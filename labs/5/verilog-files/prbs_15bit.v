==> flow/design.v <==
module lfsr_15bit (
    input clk,
    input rst,
    input load,
    input [14:0] seed_value,
    input en,
    output reg lfsr_out,
    output reg [14:0] lfsr_value
    );
    always @(posedge clk)
    begin
        if (rst)
            lfsr_value <= 15'b0;
        else if (load)
            lfsr_value <= seed_value;
        else if (en)
            lfsr_value <= {lfsr_value[13:0], lfsr_value[14]^lfsr_value[13]};
    end
    assign lfsr_out = lfsr_value[0];
endmodule
module prbs_15bit(
    input clk,
    input rst,
    input load,
    input [14:0] seed_value,
    input en,
    input data_in,
    output reg data_out,
    output reg [14:0] lfsr_value
    );
    wire lfsr_out;
    wire [14:0] lfsr_value_wire;
    lfsr_15bit lfsr (
        .clk(clk),
        .rst(rst),
        .load(load),
        .seed_value(seed_value),
        .en(en),
        .lfsr_out(lfsr_out),
        .lfsr_value(lfsr_value_wire)
    );
    assign data_out = data_in ^ lfsr_out;
    assign lfsr_value = lfsr_value_wire;
endmodule
* From RTL to reports: prbs_15bit *
What the tools print for prbs_15bit, step after step.
Line numbers count from 1 in the design file above.
Operators carry their Yosys type and port widths (W data, S select, Z words).
Cell names lack the library's common part.
Not given: n/a

set-up
  design top = prbs_15bit
  clock = clk
  cell library = sky130hd
  corner = tt_025C_1v80

* Word level *
Yosys after proc, flatten, opt, wreduce and memory -nomap, before mapping. Memory bits, and registers merged into a memory's read port (data or address), are not among the register bits. Print and check cells are not counted. Equal cells are merged and count once.

word-level totals
  register bits = 15
  output and inout port bits = 16
  word-level cells = 6
  bits of input ports = 20

cells by class
  bitwise gates (word level) = 2
  muxes and demuxes = 2
  reduce/logical cells = 1

operator list
  cell                number
  $mux W15            2
  $xor A1 B1 Y1       2
  $reduce_bool A2 Y1  1

* Depth *
Yosys ltp: most cells in a row. Word level: on the elaborated netlist, between registers, memories and ports. Mapped: between sequential cells and ports; inverters and the memories' decode and read muxes count.

logic depth
  depth in word-level cells = 3
  ABC_AREA = 1
  depth in mapped cells = 7
  depth with buffers taken out = 5

* Netlist *
Source: synth_stat.txt of the flow (Yosys; design flattened, memories mapped). It holds for the ABC_AREA given above (unset counts as 0); a run with the other value may have another netlist.

cells by type
  cell type  number  area in all (sq um)
  dfxtp_1    15      300.288
  nand2_1    42      157.651
  nand3_1    27      135.13
  inv_1      18      67.565
  buf_4      4       30.029
  buf_6      2       22.522
  buf_12     1       20.019
  nor2_8     1       20.019
  nand2_2    3       18.768
  a21oi_1    2       10.01
  a21oi_2    1       8.758
  xor2_1     1       8.758
  inv_4      1       6.256
  buf_2      1       5.005
  o21ai_1    1       5.005
  nor2_1     1       3.754

synthesis totals
  buffers = 8
  sequential area = 300.3 sq um
  mapped area = 819.5 sq um
  flip-flops = 15
  mapped cells = 121

* Timing after synthesis *
OpenSTA on the mapped netlist: ideal clock, no wires. The path of least setup slack (recovery checks aside). Input and output delay are each 20% of the period. Register names are those of the netlist, which keeps one name where synthesis merged equal registers.

path after synthesis
  path kind = in2reg
  from = input en
  to = register lfsr.lfsr_value[14]
  input delay = 0.274 ns
  path buffers = 2
  clock period = 1.37 ns
  stages on the path = 6
  setup time = 0.109 ns
  delay of the path = 0.635 ns
  time at the first pin = 0.274 ns
  data required time = 1.261 ns
  data arrival time = 0.800 ns
  setup slack = 0.461 ns
  period reached after synthesis = 0.909 ns

"delay of the path" = arrival - input delay + setup time.
"stages on the path" counts driving pins, that of a launching flip-flop among them; a cell with two outputs on the path counts twice.
"period reached after synthesis" is the clock period less the worst setup slack; recovery checks do not enter. This is arithmetic on one report: input and output delays are still those of the set period (20% each).
Between the ends stands the longest chain of elaborated cells between them, by number of cells; it is not shown to be the way that was timed. Of several equally long chains one is given.
A line is the first line of the expression or statement that the cell stems from. Yosys adds cells for indexed reads and writes and turns some case tables into memories.
At most two assigning lines are given for a register; there are more.

between the ends, after synthesis
  cells stage by stage = buf_4 buf_4 nand3_1 nand3_1 nand2_1 inv_1
  cells in the longest elaborated chain = 2
  elaborated cells on any way between the ends = 3
  RTL lines with such cells = 2
  those cells by class = mux: 2; reduce/logical: 1

ends and longest elaborated chain, after synthesis
  what         RTL line  text
  from (decl)  26        input en,
  $mux W15     16        else if (en)
  $mux W15     14        else if (load)
  to (assign)  15        lfsr_value <= seed_value;
  to (assign)  17        lfsr_value <= {lfsr_value[13:0], lfsr_value[14]^lfsr_value[13]};
  to (decl)    8         output reg [14:0] lfsr_value

* Timing after layout *
Path of least setup slack in the final report of flow run 1 (OpenROAD, finished layout, wires in). Where an end is a register, its clock arrival counts in the times.

path post-layout
  path kind = reg2out
  from = register lfsr.lfsr_value[0]
  to = output data_out
  clock period = 0.918 ns
  path buffers = 1
  time at the first pin = 0.28 ns
  stages on the path = 3
  output delay = 0.18 ns
  data arrival time = 0.90 ns
  data required time = 0.73 ns
  setup slack = -0.17 ns

Between the ends stands the longest chain of elaborated cells between them, by number of cells; it is not shown to be the way that was timed. Of several equally long chains one is given.
At most two assigning lines are given for a register; there are more.

between the ends, post-layout
  cells stage by stage = dfxtp_2 xor2_1 buf_2
  cells in the longest elaborated chain = 1
  elaborated cells on any way between the ends = 1
  RTL lines with such cells = 1
  those cells by class = logic: 1

ends and longest elaborated chain, post-layout
  what           RTL line  text
  from (decl)    8         output reg [14:0] lfsr_value
  from (assign)  15        lfsr_value <= seed_value;
  from (assign)  17        lfsr_value <= {lfsr_value[13:0], lfsr_value[14]^lfsr_value[13]};
  $xor A1 B1 Y1  42        assign data_out = data_in ^ lfsr_out;
  to (decl)      28        output reg data_out,

Wiki page: prbs_15bit / flow data

Measured results for prbs_15bit: 2 stored runs of the Yosys and OpenROAD flow on sky130hd. The settings differ; the order carries no meaning. The constraints put input and output delay at 20% of the set period each and load the outputs with 0.01 pF.
"worst setup path time (ns)" = time allowed to the worst setup path (clock period - input delay - output delay, where it has them) - its slack; a late launch clock adds to it, a late capture clock takes from it.
"finish__power__total" rests on the timing tool's default activity at the inputs, not on a simulated workload.

settings of flow run 1
{
  "period_ns": 0.918,
  "CORE_UTILIZATION": 25,
  "CELL_PAD_IN_SITES_GLOBAL_PLACEMENT": 0,
  "ABC_AREA": 1,
  "CAP_MARGIN": 20,
  "MIN_ROUTING_LAYER": "met2",
  "MAX_ROUTING_LAYER": "met4",
  "CORE_MARGIN": 2,
  "SLEW_MARGIN": 20
}
report of flow run 1
yosys chip area after synthesis (um^2): 819.5
finish__design__die__area: 3752.2
finish__design__instance__area__stdcell: 1456.4
finish__timing__setup__ws: -0.168
finish__timing__setup__tns: -0.318
finish__power__total: 1.608e-03
worst setup path time (ns): 0.90
worst setup path kind: reg2out

settings of flow run 2
{
  "period_ns": 0.998,
  "SETUP_SLACK_MARGIN": 0.25,
  "CAP_MARGIN": 20,
  "CORE_MARGIN": 2,
  "CORE_UTILIZATION": 40,
  "SLEW_MARGIN": 20
}
report of flow run 2
yosys chip area after synthesis (um^2): 747.0
finish__design__die__area: 2229.3
finish__design__instance__area__stdcell: 1413.9
finish__timing__setup__ws: -0.124
finish__timing__setup__tns: -0.280
finish__power__total: 1.546e-03
worst setup path time (ns): 0.92
worst setup path kind: reg2out
